==> flow/design.v <==
`timescale 1ns / 1ps
module h34X30_multiplier (   
           input clk,
           input rst,
           input signed [34:0] a,
           input signed [30:0] b,              
           output reg signed [64:0] hprod     
           );
           wire [16:0] a_lower,a_upper;
           wire [14:0] b_lower,b_upper;
           reg [31:0] alow_X_bup,alow_X_blow,aup_X_blow,aup_X_bup;
           reg [47:0] sum1,sum2;
           reg signed [64:0] sum_absolute;
           wire assign_sign;
           reg assign_sign_delayedby_1,assign_sign_delayedby_2,assign_sign_delayedby_3,assign_sign_delayedby_4;
           wire [33:0] a_mag;
           wire [29:0] b_mag;
           wire signed [64:0] hprod_calc;
                    assign a_mag=(a[34])?-a:a;
                    assign b_mag=(b[30])?-b:b;
                    assign assign_sign=a[34]^b[30];
                    assign a_lower={a_mag[16:0]};
                    assign a_upper={a_mag[33:17]};
                    assign b_lower={b_mag[14:0]};
                    assign b_upper={b_mag[29:15]};
                    assign hprod_calc=(assign_sign_delayedby_3)?(-sum_absolute):sum_absolute;
           always@(posedge clk)   
           begin
                if(rst)
                begin
                alow_X_bup<='d0;
                alow_X_blow<='d0;
                aup_X_blow<='d0;
                aup_X_bup<='d0;
                assign_sign_delayedby_1<='d0;
                sum1<='d0;
                sum2<='d0;
                assign_sign_delayedby_2<='d0;
                sum_absolute<='d0;
                assign_sign_delayedby_3<='d0;
                hprod<='d0;
                end
                else
                begin
                    alow_X_bup<=a_lower*b_upper;
                    alow_X_blow<=a_lower*b_lower;
                    aup_X_blow<=a_upper*b_lower;
                    aup_X_bup<=a_upper*b_upper;
                    assign_sign_delayedby_1<=assign_sign;
                    sum1<=alow_X_blow+{alow_X_bup,15'd0};
                    sum2<=aup_X_blow+{aup_X_bup,15'd0};
                    assign_sign_delayedby_2<=assign_sign_delayedby_1;
                    sum_absolute<=sum1+{sum2,17'd0};
                    assign_sign_delayedby_3<=assign_sign_delayedby_2;
                    hprod<=hprod_calc;
                end
           end    
    endmodule
### Tool chain data of h34X30_multiplier

Tool output for the design above, in the order of the flow.
Lines are those of the file above, counted from 1.
Cell names lack the library's common part.
A cell with n/a has no value.

* design top: h34X30_multiplier
* clock input: clk
* library: sky130hd
* timing corner: tt_025C_1v80

### Word level

Yosys after proc, flatten, opt, wreduce and memory -nomap, before mapping. Enables and synchronous resets that opt folds into registers are not counted as muxes. Memory bits, and registers merged into a memory's read port (data or address), are not among the register bits. Print and check cells are not counted. Equal cells are merged and count once.

* add/subtract/negate cells: 6
* multipliers: 4
* multiplexer cells: 3
* bitwise gates (word level): 1

Operator list (count)
* multiplier 17 x 15 -> 32 bit: 4
* adder 32 x 47 -> 48 bit: 2
* adder 48 x 65 -> 65 bit: 1
* negation 65 bit: 1
* two-way mux 65 bit: 1
* negation 34 bit: 1
* two-way mux 34 bit: 1
* negation 30 bit: 1
* two-way mux 30 bit: 1
* XOR 1 bit: 1

* flip-flop bits (word level): 357
* input bits: 68
* output and inout port bits: 65
* cells after elaboration: 25

### Logic depth

Longest topological path by Yosys (ltp), each cell counted once; first at word level (registers and memories cut), then after technology mapping (sequential cells cut; the memories' decode and read muxes count).

* word-level depth: 3
* ABC_AREA: 0
* gate-level depth with buffers: 35
* mapped depth without buffers: 32

### Mapped cells and area

Source: synth_stat.txt of the flow (Yosys; design flattened, memories mapped). It holds for the ABC_AREA given above (unset counts as 0); a run with the other value may have another netlist.

* standard cells after synthesis: 5595
* chip area (Yosys): 48029.8 um^2
* sequential part of the area: 7146.9 um^2
* mapped flip-flops: 357
* buffers: 228

Cell types
* fa_1: count 775, area in all 1.55E+04 um^2
* dfxtp_1: count 357, area in all 7.15E+03 um^2
* ha_1: count 452, area in all 5.66E+03 um^2
* inv_1: count 920, area in all 3.45E+03 um^2
* nor2_1: count 878, area in all 3.3E+03 um^2
* nand2_1: count 582, area in all 2.18E+03 um^2
* xor2_1: count 187, area in all 1.64E+03 um^2
* xnor2_1: count 150, area in all 1313.76 um^2
* a21oi_1: count 164, area in all 820.787 um^2
* clkbuf_1: count 205, area in all 769.488 um^2
* a21o_1: count 95, area in all 713.184 um^2
* nor2b_1: count 103, area in all 644.368 um^2
* o21ai_0: count 127, area in all 635.61 um^2
* o31ai_1: count 48, area in all 360.346 um^2
* nand3_1: count 47, area in all 235.226 um^2
* or4_1: count 31, area in all 232.723 um^2
* or3_1: count 36, area in all 225.216 um^2
* nor3_1: count 44, area in all 220.211 um^2

Other cell types: 53; their cells: 394.

### Worst setup path after synthesis

OpenSTA on the mapped netlist: ideal clock, no wires. The path of least setup slack (recovery checks aside). Input and output delay are each 20% of the period. Register names are those of the netlist, which keeps one name where synthesis merged equal registers.

* path kind: input to register
* start point: input a[0]
* end point: register aup_X_bup[31]
* period: 13.5 ns
* input delay: 2.700 ns
* setup time: 0.074 ns
* launch time at the first pin: 2.700 ns
* data arrival time: 11.072 ns
* data required time: 13.426 ns
* path slack: 2.354 ns
* delay of the path: 8.446 ns
* driving pins on the path: 32
* buffers on the path: 3
* synthesis period reached: 11.146 ns

"delay of the path" is the arrival time less input delay plus setup time.
"driving pins on the path" counts driving pins, that of a launching flip-flop among them; a cell with two outputs on the path counts twice.
"synthesis period reached" = period - worst setup slack (recovery checks aside). The figure is calculated, with input and output delays left at 20% of the set period.
Between the ends stands the longest chain of elaborated cells between them, by number of cells; it is not shown to be the way that was timed. Of several equally long chains one is given.
A line is the first line of the expression or statement that the cell stems from. Yosys adds cells for indexed reads and writes and turns some case tables into memories.

* path through: clkbuf_1 inv_1 clkbuf_1 ha_1 nand3b_1 or4_1 or3_1 nand2b_1 o31ai_2 xor2_1 buf_2 nor2_1 fa_1 inv_1 fa_1 inv_1 fa_1 inv_1 fa_1 inv_1 fa_1 inv_1 fa_1 inv_1 ha_1 nand3_1 o21ai_0 a211oi_1 o31a_1 or4_1 a211o_1 o21ai_0
* cells in the longest elaborated chain: 3
* elaborated cells on any way between the ends: 3
* RTL lines with such cells: 2
* classes of those cells: add/sub (1); mul (1); mux (1)

Ends and longest elaborated chain, after synthesis
* start: declaration: line 5 `input signed [34:0] a,`
* negation 34 bit: line 19 `assign a_mag=(a[34])?-a:a;`
* two-way mux 34 bit: line 19
* multiplier 17 x 15 -> 32 bit: line 48 `aup_X_bup<=a_upper*b_upper;`
* end: assignment: line 34 `aup_X_bup<='d0;`
* end: assignment: line 48
* end: declaration: line 11 `reg [31:0] alow_X_bup,alow_X_blow,aup_X_blow,aup_X_bup;`

### Path in the finished layout

From the final timing report of run 1: the path of least setup slack in the routed layout; clock arrival at registers is part of the times.

* path kind: input to register
* start point: input a[6]
* end point: register aup_X_blow[29]
* period: 6.25 ns
* input delay: 1.25 ns
* setup time: 0.11 ns
* launch time at the first pin: 1.25 ns
* data arrival time: 9.76 ns
* data required time: 6.72 ns
* path slack: -3.04 ns
* driving pins on the path: 34
* buffers on the path: 5

Between the ends stands the longest chain of elaborated cells between them, by number of cells; it is not shown to be the way that was timed. Of several equally long chains one is given.

* path through: buf_8 nor4_4 buf_4 nand3b_1 or4_4 or3_4 nor2b_4 nand2_2 nand2_2 xor2_2 buf_4 buf_4 nor2_1 fa_1 inv_1 fa_1 inv_1 fa_1 inv_1 fa_1 inv_1 fa_1 fa_1 ha_4 a21o_1 a211oi_2 nor2_1 and3_4 a21oi_4 buf_6 inv_4 a21oi_4 o41ai_2 mux2_2
* cells in the longest elaborated chain: 3
* elaborated cells on any way between the ends: 3
* RTL lines with such cells: 2
* classes of those cells: add/sub (1); mul (1); mux (1)

Ends and longest elaborated chain, post-layout
* start: declaration: line 5 `input signed [34:0] a,`
* negation 34 bit: line 19 `assign a_mag=(a[34])?-a:a;`
* two-way mux 34 bit: line 19
* multiplier 17 x 15 -> 32 bit: line 47 `aup_X_blow<=a_upper*b_lower;`
* end: assignment: line 33 `aup_X_blow<='d0;`
* end: assignment: line 47
* end: declaration: line 11 `reg [31:0] alow_X_bup,alow_X_blow,aup_X_blow,aup_X_bup;`

Record of 2 stored runs of the RTL-to-layout flow on h34X30_multiplier, platform sky130hd. The runs are unordered. Constraints: input delay and output delay 20% of the set period each, output load 0.01 pF.
By "period achieved" is meant the clock period of the run minus its worst setup slack. This is arithmetic on one report: input and output delays are still those of the set period (20% each).
By "time used up by the worst setup path" is meant the share of the clock period that the worst setup path is allowed (20% is reserved at inputs, 20% at outputs), minus its slack. Clock arrival times at its registers enter into it.

### Run 1

==> flow/run.sh <==
#!/bin/bash
# the make line also repeats the synthesis and layout settings of config.mk as NAME=value (left out here)
make -C /OpenROAD-flow-scripts/flow DESIGN_CONFIG=/design/flow/config.mk WORK_HOME=/design/flow/orfs CLKGATE_MAP_FILE= finish
==> flow/config.mk <==
export PLATFORM = sky130hd
export DESIGN_NAME = h34X30_multiplier
export DESIGN_NICKNAME = h34X30_multiplier
export VERILOG_FILES = /design/flow/design.v
export SDC_FILE = /design/flow/constraint.sdc
export NUM_CORES = 4
export LEC_CHECK = 0
export CAP_MARGIN = 5
export CELL_PAD_IN_SITES_GLOBAL_PLACEMENT = 0
export CORE_MARGIN = 3
export CORE_UTILIZATION = 65
export CTS_CLUSTER_SIZE = 23
export MAX_ROUTING_LAYER = met5
export PLACE_DENSITY_LB_ADDON = 0.13
export SLEW_MARGIN = 20
==> flow/constraint.sdc <==
create_clock -name core_clock -period 6.25 [get_ports {clk}]
set_input_delay 1.2500 -clock core_clock [delete_from_list [all_inputs] [get_ports {clk}]]
set_output_delay 1.2500 -clock core_clock [all_outputs]
set_load 0.01 [all_outputs]

Results of run 1:
- Synthesis area: 48029.8 um^2
- Worst hold slack in the final report: 0.438 ns
- Period achieved: 9.293 ns
- Die footprint: 77189.5 um^2
- Final utilization: 87.5%
- Time used up by the worst setup path: 8.04 ns
- Worst path kind: input to register
- Worst setup slack after layout: -3.043 ns

### Run 2

==> flow/run.sh <==
#!/bin/bash
# the make line also repeats the synthesis and layout settings of config.mk as NAME=value (left out here)
make -C /OpenROAD-flow-scripts/flow DESIGN_CONFIG=/design/flow/config.mk WORK_HOME=/design/flow/orfs CLKGATE_MAP_FILE= finish
==> flow/config.mk <==
export PLATFORM = sky130hd
export DESIGN_NAME = h34X30_multiplier
export DESIGN_NICKNAME = h34X30_multiplier
export VERILOG_FILES = /design/flow/design.v
export SDC_FILE = /design/flow/constraint.sdc
export NUM_CORES = 4
export LEC_CHECK = 0
export ABC_AREA = 1
export CAP_MARGIN = 20
export CELL_PAD_IN_SITES_GLOBAL_PLACEMENT = 3
export CORE_MARGIN = 2
export CORE_UTILIZATION = 48
export PLACE_DENSITY_LB_ADDON = 0.01
export SETUP_SLACK_MARGIN = 0.98
export SLEW_MARGIN = 20
export TNS_END_PERCENT = 80
==> flow/constraint.sdc <==
create_clock -name core_clock -period 11.1 [get_ports {clk}]
set_input_delay 2.2200 -clock core_clock [delete_from_list [all_inputs] [get_ports {clk}]]
set_output_delay 2.2200 -clock core_clock [all_outputs]
set_load 0.01 [all_outputs]

Outcome of run 2: did not finish, placement stopped with FLW-0024
